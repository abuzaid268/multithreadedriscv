==> flow/design.v <==
module ROMcontroller (
 input logic [31:0] InstAddress,
 input logic [7:0] InstOut,
 input logic clk,nReset,InstRead,
 output logic [31:0] InstByteAddress,InstCumulativeRegister,
 output logic DoneReadingInst
);
logic [1:0] ByteEnableInstRead,InstByteEnableRegister;
logic ReadingInst,InstReadFlag;
always_ff @(posedge clk, negedge nReset)
if (!nReset)
	begin
	ByteEnableInstRead <= 0;
	InstByteEnableRegister <= 0;
	end
else
	begin
		if (DoneReadingInst)
		ByteEnableInstRead <= 0;
		else if (InstRead)
		begin
		InstReadFlag <= 1;
		ByteEnableInstRead <= ByteEnableInstRead + 1'b1;
		end
		else
		begin
		InstReadFlag <= 0;
		ByteEnableInstRead <= 0;
		end
		if (ReadingInst)
		InstByteEnableRegister <= ByteEnableInstRead;
	end
always_comb
begin
ReadingInst = 0;
InstByteAddress = 0;
	if (InstRead)
	begin
		case (InstByteEnableRegister)
		3:  begin
			InstByteAddress = InstAddress + ByteEnableInstRead;
			ReadingInst = 1;
			end
		2:  begin
			InstByteAddress = InstAddress + ByteEnableInstRead;
			ReadingInst = 1;
			end
		1:  begin
			InstByteAddress = InstAddress + ByteEnableInstRead;
			ReadingInst = 1;
			end
		0:  begin
			InstByteAddress = InstAddress + ByteEnableInstRead;
			ReadingInst = 1;
			end	
		endcase
	end	
end
always_ff @(posedge clk, negedge nReset)
if (!nReset)
begin
InstCumulativeRegister <= 0;
DoneReadingInst <= 0;
end
else
begin
	if (InstReadFlag)
	begin
		case (InstByteEnableRegister)
		0: InstCumulativeRegister[7:0] <= InstOut;
		1: InstCumulativeRegister[15:8] <= InstOut;
		2: InstCumulativeRegister[23:16]<= InstOut;
		3: InstCumulativeRegister[31:24]<= InstOut;
		endcase
	end
	if (InstByteEnableRegister == 3) DoneReadingInst <= 1;
	else DoneReadingInst <= 0;
end
endmodule
# == Step by step through the tools: ROMcontroller ==
# What the tools print for ROMcontroller, step after step.
# Lines are those of the file above, counted from 1.
# Library cell names are shortened.
# Not given: n/a
# design
design,ROMcontroller
clk_port,clk
cell_library,sky130hd
lib_corner,tt_025C_1v80

# == Word level ==
# Yosys after proc, flatten, opt, wreduce and memory -nomap, before mapping. Enables and synchronous resets that opt folds into registers are not counted as muxes. Memory bits, and registers merged into a memory's read port (data or address), are not among the register bits. Print and check cells are not counted. Equal cells are merged and count once.
# word_totals
register_bits,38
input_bits,43
wordCells,29
# classes
addsub,2
n_eq,3
mux,8
n_logic,1
reduce_logical,7
# ops
operator,n
two-way mux 32 bit,2
adder 32 x 2 -> 32 bit,1
AND reduction 2 bit,5
equality test 2 bit (second input constant),2
OR reduction 4 bit,1
two-way mux 2 bit,2
two-way mux 1 bit,4
adder 2 x 1 -> 2 bit (second input constant),1
equality test 2 x 1 -> 1 bit (second input constant),1
zero test 2 bit,1
inverter 1 bit,1

# == Longest topological paths ==
# Longest topological path by Yosys (ltp), each cell counted once; first at word level (registers and memories cut), then after technology mapping (sequential cells cut; the memories' decode and read muxes count).
# logic_depth
depth_word,4
ABC_AREA,0
ltp_mapped,7

# == Mapped cells and area ==
# The flow's flattened synthesis, as Yosys stat reports it; memories are mapped. The netlist is that of the ABC_AREA named above (0 if unset); the other value can give another one.
# Totals and module areas in this step are rounded.
# synth_totals
cells,235
mapped_area_um2,2360
ffs,38
n_buf,9
# types
cell,n,type_area_um2
dfrtp_1,37,925.888
mux2_2,34,382.867
a21oi_1,19,95.091
xnor2_1,8,70.067
o31ai_1,8,60.058
or4_1,8,60.058
and4_1,6,52.55
nand2_1,14,52.55
nand3_1,10,50.048
nor2_1,12,45.043
o41ai_1,5,43.792
nand4_1,6,37.536
nor3_1,7,35.034
nand2b_1,5,31.28
or3_1,5,31.28
edfxtp_1,1,30.029
o21ai_0,6,30.029
clkbuf_1,7,26.275
# Other cell types: 22; their cells: 37.

# == Worst setup path after synthesis ==
# Path of least setup slack by OpenSTA after synthesis, without wires, with an ideal clock, recovery checks aside; 20% of the period is set as input and as output delay. Where synthesis merged equal registers, the netlist keeps one of their names.
# synth_path
path_type,input port to output port
start,in InstAddress[0]
end,out InstByteAddress[20]
period_ns,5.48
in_delay_ns,1.096
t_first_pin_ns,1.096
arrival_ns,2.996
path_slack_ns,1.388
path_delay_ns,1.900
stages,6
synth_period_reached_ns,4.092
# "path_delay_ns" = arrival - input delay + setup time.
# A path that ends at an output port has no setup time.
# "stages" counts driving pins, that of a launching flip-flop among them; a cell with two outputs on the path counts twice.
# "synth_period_reached_ns" = period - worst setup slack (recovery checks aside). The figure is calculated, with input and output delays left at 20% of the set period.
# Between the ends stands the longest chain of elaborated cells between them, by number of cells; it is not shown to be the way that was timed. Of several equally long chains one is given.
# Each line given opens the expression or statement behind the cell; cells for indexed reads and writes are added by Yosys, which also makes memories of some case tables.
# synth_via
cell_sequence,ha_1 > fa_1 > nand4_4 > or4_4 > or4_1 > a21oi_1
elab_chain_len,3
# synth_rtl
item,line_no,rtl
"start, declared",2,"input logic [31:0] InstAddress,"
adder 32 x 2 -> 32 bit,53,InstByteAddress = InstAddress + ByteEnableInstRead;
two-way mux 32 bit,39,case (InstByteEnableRegister)
two-way mux 32 bit,37,if (InstRead)
"end, declared",5,"output logic [31:0] InstByteAddress,InstCumulativeRegister,"

# == Worst path after layout ==
# Path of least setup slack in the final report of record 1 (OpenROAD, finished layout, wires in). Where an end is a register, its clock arrival counts in the times.
# layout_path
path_type,flip-flop to output port
start,reg ByteEnableInstRead[0]
end,out InstByteAddress[26]
period_ns,2.2
t_first_pin_ns,0.30
arrival_ns,2.68
path_slack_ns,-0.92
stages,9
# Between the ends stands the longest chain of elaborated cells between them, by number of cells; it is not shown to be the way that was timed. Of several equally long chains one is given.
# A register here has more assigning lines than the two given.
# layout_via
cell_sequence,dfrtp_1 > ha_4 > fa_2 > nand4_4 > or4_4 > buf_6 > or4_4 > a21oi_4 > buf_2
elab_chain_len,3
# layout_rtl
item,line_no,rtl
"start, declared",8,"logic [1:0] ByteEnableInstRead,InstByteEnableRegister;"
"start, assigned",13,ByteEnableInstRead <= 0;
"start, assigned",23,ByteEnableInstRead <= ByteEnableInstRead + 1'b1;
adder 32 x 2 -> 32 bit,53,InstByteAddress = InstAddress + ByteEnableInstRead;
two-way mux 32 bit,39,case (InstByteEnableRegister)
two-way mux 32 bit,37,if (InstRead)
"end, declared",5,"output logic [31:0] InstByteAddress,InstCumulativeRegister,"

# ROMcontroller through Yosys and OpenROAD on sky130hd: 2 stored runs, unordered, with their settings and measured results. The constraints put input and output delay at 20% of the set period each and load the outputs with 0.01 pF.
# "achieved_clock_period_ns": clock period set for the run, less the worst setup slack. It is reckoned from that one timing run; input and output delays stay at 20% of the period that was set.
# "worst_setup_path_time_ns" means the part of the period allowed to the worst setup path (the constraints hold back 20% at inputs and 20% at outputs) less its slack; where the path has registers, the arrival times of their clocks count too.
# By "power_mw" is meant OpenSTA's value without simulated activity: inputs other than the clock are taken to toggle once in ten clock periods, and the tool carries that through the logic.
# Results are given in rounded form.
# A setting shown as -- is not set for that run.
run,period_ns,CORE_UTILIZATION,SETUP_SLACK_MARGIN,PLACE_DENSITY_LB_ADDON,CORE_ASPECT_RATIO,SLEW_MARGIN,CAP_MARGIN,CORE_MARGIN,HOLD_SLACK_MARGIN,CELL_PAD_IN_SITES_DETAIL_PLACEMENT,TNS_END_PERCENT,ABC_AREA,GPL_ROUTABILITY_DRIVEN,CTS_CLUSTER_DIAMETER,achieved_clock_period_ns,setup_worst_slack_ns,final_die_area_um2,final_setup_tns_ns,power_mw,worst_setup_path_time_ns,path_kind,synthArea_um2,final_stdcell_area_um2,fin_util_pct
record 1,2.2,46,0.01,0.28,0.67,40,20,2,--,--,--,--,--,--,3.117,-0.917,5740,-17.5,3.33,2.68,flip-flop to output port,2360,4680,94.3
record 2,2.7,17,0.35,0.1,0.96,40,35,2,0.07,0,65,1,1,112,2.493,0.207,15500,0.000,2.49,1.95,flip-flop to output port,2460,4440,31.0
