==> flow/design.v <==
module RamController(
 input logic [31:0] RamReadAddress,RamWriteAddress,
 input logic [31:0] RamWriteData,
 input logic [15:0] RamData,
 input logic RamWrite,RamRead,clk,nReset,DoneReading,DoneWriting,
 output logic [1:0] ByteEnable,
 output logic [15:0] RamByteData,
 output logic [31:0] RamByteAddress,DataCumulativeRegister,
 output logic DoneWritingData,DoneReadingData,
 output logic RamReadEnable,RamWriteEnable
);
logic ReadingData,WritingData,writingHBS,writingLBS,readingHBS,readingLBS;
always_ff @(posedge clk, negedge nReset)
if (!nReset)
	begin
	ByteEnable <= 2'b00;
	DoneWritingData <= 0;
	ReadingData <= 0;
	end
else
	begin
	if (RamRead && !WritingData)
	begin
	if (!readingHBS && !readingLBS) ByteEnable <= 2'b01;
	if (DoneReading && readingLBS) ByteEnable <= 2'b10;
	if (DoneReading && readingHBS) ByteEnable <= 2'b00;
	end	
	if (RamWrite && !ReadingData)
	begin
	if (!writingHBS && !writingLBS) ByteEnable <= 2'b01;
	if (DoneWriting && writingLBS) ByteEnable <= 2'b10;
	if (DoneWriting && writingHBS)begin ByteEnable <= 2'b00; DoneWritingData <= 1; end
	else DoneWritingData <= 0;
	end
	if (RamRead && !WritingData) ReadingData <= 1;
	else ReadingData <= 0;
	if (DoneWriting && writingHBS) DoneWritingData <= 1; 
	else DoneWritingData <= 0;
	end
always_comb
begin
RamByteData = 0;
RamByteAddress = 0;
WritingData = 0;
RamReadEnable = 0;
RamWriteEnable = 0;
writingLBS = 0;
writingHBS = 0;
readingHBS = 0;
readingLBS = 0;
if (RamWrite && !ReadingData)
	begin
		RamByteAddress = RamWriteAddress ;
		   WritingData = 1;
		   RamWriteEnable = 1;
		case(ByteEnable)
		2: begin
		   RamByteData = RamWriteData[31:16];
		   writingHBS = 1;
		   end
		1: begin
		   RamByteData = RamWriteData [15:0];
		   writingLBS = 1;
		   end 
	default: begin
		   RamByteAddress = 0;
		   RamByteData = 0;
		   WritingData = 0;
		   RamWriteEnable = 0;
		   end 
	   endcase
	end   	
     if (RamRead && !WritingData)
	begin 
		   RamByteAddress = RamReadAddress;
		   RamReadEnable = 1;
		case(ByteEnable)
		2: begin
		   readingHBS = 1;
		   end
		1: begin
		   readingLBS = 1;
		   end
	default:begin
		   RamByteAddress = 0;
		   RamReadEnable = 0;
		   end
		   endcase
	end	
end
always_ff @(posedge clk, negedge nReset)
if (!nReset)
begin
DataCumulativeRegister <= 0;
DoneReadingData <= 0;
end
else
begin
if (DoneReading && readingLBS) DataCumulativeRegister[15:0] <= RamData; 
else if (DoneReading && readingHBS) begin DataCumulativeRegister[31:16] <= RamData; DoneReadingData <= 1; end
else DoneReadingData <= 0;
end
endmodule
# From RTL to reports: RamController
# Tool output for the design above, in the order of the flow.
# Line numbers count from 1 in the design file above.
# Operators: Yosys type, input widths -> output width; for muxes data width and select width s.
# Cell names lack the library's common part.
# A cell with - has no value.
[inputs]
top_module = "RamController"
clk_port = "clk"
lib = "sky130hd"
pvt_corner = "tt_025C_1v80"

# Word level
# Yosys after proc, flatten, opt, wreduce and memory -nomap, before mapping. Enables and synchronous resets that opt folds into registers are not counted as muxes. Memory bits, and registers merged into a memory's read port (data or address), are not among the register bits. Print and check cells are not counted. Equal cells are merged and count once.
[word_totals]
latch_bits = 0
ram_bits = 0
word_cells = 51
romBits = 0
register_bits = 37
inputBits = 118
clocked_rd_ports_x_width = 0
memories = 0
[op_classes]
n_cmp = 0
muxes = 26
n_addsub = 0
n_div = 0
reduce_and_logical = 16
bitwise = 1
n_shift = 0
n_eq = 2
n_mul = 0
[ops]
columns = ["operator", "n"]
rows = [
  ["$mux 32", 4],
  ["$pmux 16 s2", 1],
  ["$mux 16", 1],
  ["$mux 2", 8],
  ["$mux 1", 12],
  ["$logic_and 1x1->1", 8],
  ["$logic_not 1->1", 6],
  ["$eq 2x1->1 const B", 1],
  ["$eq 2x2->1 const B", 1],
  ["$reduce_and 2->1", 1],
  ["$reduce_or 2->1", 1],
  ["$not 1->1", 1],
]

# Depth
# Longest topological path by Yosys (ltp), each cell counted once; first at word level (registers and memories cut), then after technology mapping (sequential cells cut; the memories' decode and read muxes count).
[depth]
ltp_word = 17
ABC_AREA = 0
ltp_mapped = 10
mapped_depth_nobuf = 7

# Mapped cells and area
# The flow's flattened synthesis, as Yosys stat reports it; memories are mapped. The netlist is that of the ABC_AREA named above (0 if unset); the other value can give another one.
# The area totals of this step are shown rounded.
[types]
columns = ["cell", "n", "type_area_um2"]
rows = [
  ["dfrtp_1", 37, 925.888],
  ["mux2_4", 20, 300.288],
  ["a22o_1", 33, 289.027],
  ["mux2_2", 12, 135.13],
  ["a22oi_1", 17, 127.622],
  ["nor2_1", 19, 71.318],
  ["buf_6", 4, 45.043],
  ["clkbuf_1", 10, 37.536],
  ["nand3_4", 2, 35.034],
  ["nor2b_4", 2, 27.526],
  ["ha_1", 2, 25.024],
  ["a21oi_1", 2, 10.01],
  ["mux2i_1", 1, 10.01],
  ["nand2b_2", 1, 8.758],
  ["nand4b_1", 1, 8.758],
  ["a211oi_1", 1, 7.507],
  ["a21o_1", 1, 7.507],
  ["inv_1", 2, 7.507],
]
# Not listed: further types 7, cells in them 7.
[mapped]
mapped_cells = 174
buffers = 15
yosys_area_um2 = 2121
ffs = 37
sequential_area_um2 = 925.9

# Worst setup path after synthesis
# Source: OpenSTA report_checks on the synthesized netlist (no wires, ideal clock, input and output delay 20% of the period each), path of least setup slack; recovery checks are left aside. Register names are those of the netlist, which keeps one name where synthesis merged equal registers.
[synth_timing]
kind = "input-to-output"
startpoint = "input RamWrite"
endpoint = "output RamByteAddress[10]"
path_delay_ns = 1.064
path_slack_ns = 1.078
path_stages = 4
clock_period_ns = 3.57
arrival_ns = 1.778
launch_ns = 0.714
required_time_ns = 2.856
synth_period_reached_ns = 2.492
# "path_delay_ns" is the arrival time less input delay plus setup time.
# At an output port there is no setup time.
# "path_stages": output pins that drive a net of the path, with the launching flip-flop's if there is one; two outputs of one cell count as two.
# "synth_period_reached_ns" is the clock period less the worst setup slack; recovery checks do not enter. This is arithmetic on one report: input and output delays are still those of the set period (20% each).
# The rows between start and end are the longest chain of elaborated cells between them; the timing report does not say that the signal goes this way. Where chains are equally long, one stands for them.
# Each line given opens the expression or statement behind the cell; cells for indexed reads and writes are added by Yosys, which also makes memories of some case tables.
[synth_via]
cell_sequence = "nor2b_4 -> nor3b_1 -> clkbuf_1 -> a22o_1"
elab_chain_cells = 5
cone_cells = 6
[synth_rtl]
columns = ["item", "line", "text"]
rows = [
  ["start, declared", 5, "input logic RamWrite,RamRead,clk,nReset,DoneReading,DoneWriting,"],
  ["$logic_and 1x1->1", 51, "if (RamWrite && !ReadingData)"],
  ["$mux 1", 51, ""],
  ["$logic_not 1->1", 73, "if (RamRead && !WritingData)"],
  ["$logic_and 1x1->1", 73, ""],
  ["$mux 32", 73, ""],
  ["end, declared", 8, "output logic [31:0] RamByteAddress,DataCumulativeRegister,"],
]

# Timing after layout
# Path of least setup slack in the final report of run 2 (OpenROAD, finished layout, wires in). Where an end is a register, its clock arrival counts in the times.
[layout_timing]
kind = "reg-to-output"
startpoint = "register ByteEnable[0]"
endpoint = "output RamByteAddress[1]"
path_slack_ns = 0.02
required_time_ns = 1.77
clock_period_ns = 2.21
arrival_ns = 1.75
path_stages = 8
launch_ns = 0.28
# The rows between start and end are the longest chain of elaborated cells between them; the timing report does not say that the signal goes this way. Where chains are equally long, one stands for them.
# A register here has more assigning lines than the two given.
[layout_via]
cell_sequence = "dfrtp_1 -> inv_2 -> ha_4 -> nor3b_4 -> buf_6 -> buf_16 -> a22o_1 -> buf_2"
elab_chain_cells = 7
cone_cells = 11
[layout_rtl]
columns = ["item", "line", "text"]
rows = [
  ["start, declared", 6, "output logic [1:0] ByteEnable,"],
  ["start, assigned", 16, "ByteEnable <= 2'b00;"],
  ["start, assigned", 24, "if (!readingHBS && !readingLBS) ByteEnable <= 2'b01;"],
  ["$eq 2x2->1", 56, "case(ByteEnable)"],
  ["$reduce_or 2->1", "-", ""],
  ["$mux 1", 56, ""],
  ["$mux 1", 51, "if (RamWrite && !ReadingData)"],
  ["$logic_not 1->1", 73, "if (RamRead && !WritingData)"],
  ["$logic_and 1x1->1", 73, ""],
  ["$mux 32", 73, ""],
  ["end, declared", 8, "output logic [31:0] RamByteAddress,DataCumulativeRegister,"],
]

Subject: RamController on sky130hd, stored results

Hello all,

Flow measurements of RamController on sky130hd: 2 stored runs with different settings, listed in no order. Input and output delays are each 20% of the period that was set; the output load is 0.01 pF.
"period_reached_ns" = clock period - worst setup slack. The figure is calculated, with input and output delays left at 20% of the set period.
"total_power_mw" rests on the timing tool's default activity at the inputs, not on a simulated workload.
Measured values are rounded.

# run 1
==> flow/run.sh <==
#!/bin/bash
# the make line also repeats the synthesis and layout settings of config.mk as NAME=value (left out here)
make -C /OpenROAD-flow-scripts/flow DESIGN_CONFIG=/design/flow/config.mk WORK_HOME=/design/flow/orfs CLKGATE_MAP_FILE= finish
==> flow/config.mk <==
export PLATFORM = sky130hd
export DESIGN_NAME = RamController
export DESIGN_NICKNAME = RamController
export VERILOG_FILES = /design/flow/design.v
export SDC_FILE = /design/flow/constraint.sdc
export NUM_CORES = 4
export LEC_CHECK = 0
export CAP_MARGIN = 20
export CORE_MARGIN = 2
export CORE_UTILIZATION = 40
export SLEW_MARGIN = 20
==> flow/constraint.sdc <==
create_clock -name core_clock -period 1.63 [get_ports {clk}]
set_input_delay 0.3260 -clock core_clock [delete_from_list [all_inputs] [get_ports {clk}]]
set_output_delay 0.3260 -clock core_clock [all_outputs]
set_load 0.01 [all_outputs]

==> run 1: results <==
outcome="did not finish, routing stopped with DPL-0033"

# run 2
==> flow/run.sh <==
#!/bin/bash
# the make line also repeats the synthesis and layout settings of config.mk as NAME=value (left out here)
make -C /OpenROAD-flow-scripts/flow DESIGN_CONFIG=/design/flow/config.mk WORK_HOME=/design/flow/orfs CLKGATE_MAP_FILE= finish
==> flow/config.mk <==
export PLATFORM = sky130hd
export DESIGN_NAME = RamController
export DESIGN_NICKNAME = RamController
export VERILOG_FILES = /design/flow/design.v
export SDC_FILE = /design/flow/constraint.sdc
export NUM_CORES = 4
export LEC_CHECK = 0
export CAP_MARGIN = 20
export CELL_PAD_IN_SITES_DETAIL_PLACEMENT = 1
export CELL_PAD_IN_SITES_GLOBAL_PLACEMENT = 0
export CORE_ASPECT_RATIO = 0.61
export CORE_MARGIN = 2
export CORE_UTILIZATION = 17
export CTS_CLUSTER_DIAMETER = 343
export SLEW_MARGIN = 30
==> flow/constraint.sdc <==
create_clock -name core_clock -period 2.21 [get_ports {clk}]
set_input_delay 0.4420 -clock core_clock [delete_from_list [all_inputs] [get_ports {clk}]]
set_output_delay 0.4420 -clock core_clock [all_outputs]
set_load 0.01 [all_outputs]

==> run 2: results <==
synthesis_area_um2=2121
die_footprint_um2=13410
final_stdcell_area_um2=4549
setup_ws_ns=0.018
total_power_mw=4.949
period_reached_ns=2.192

Thanks
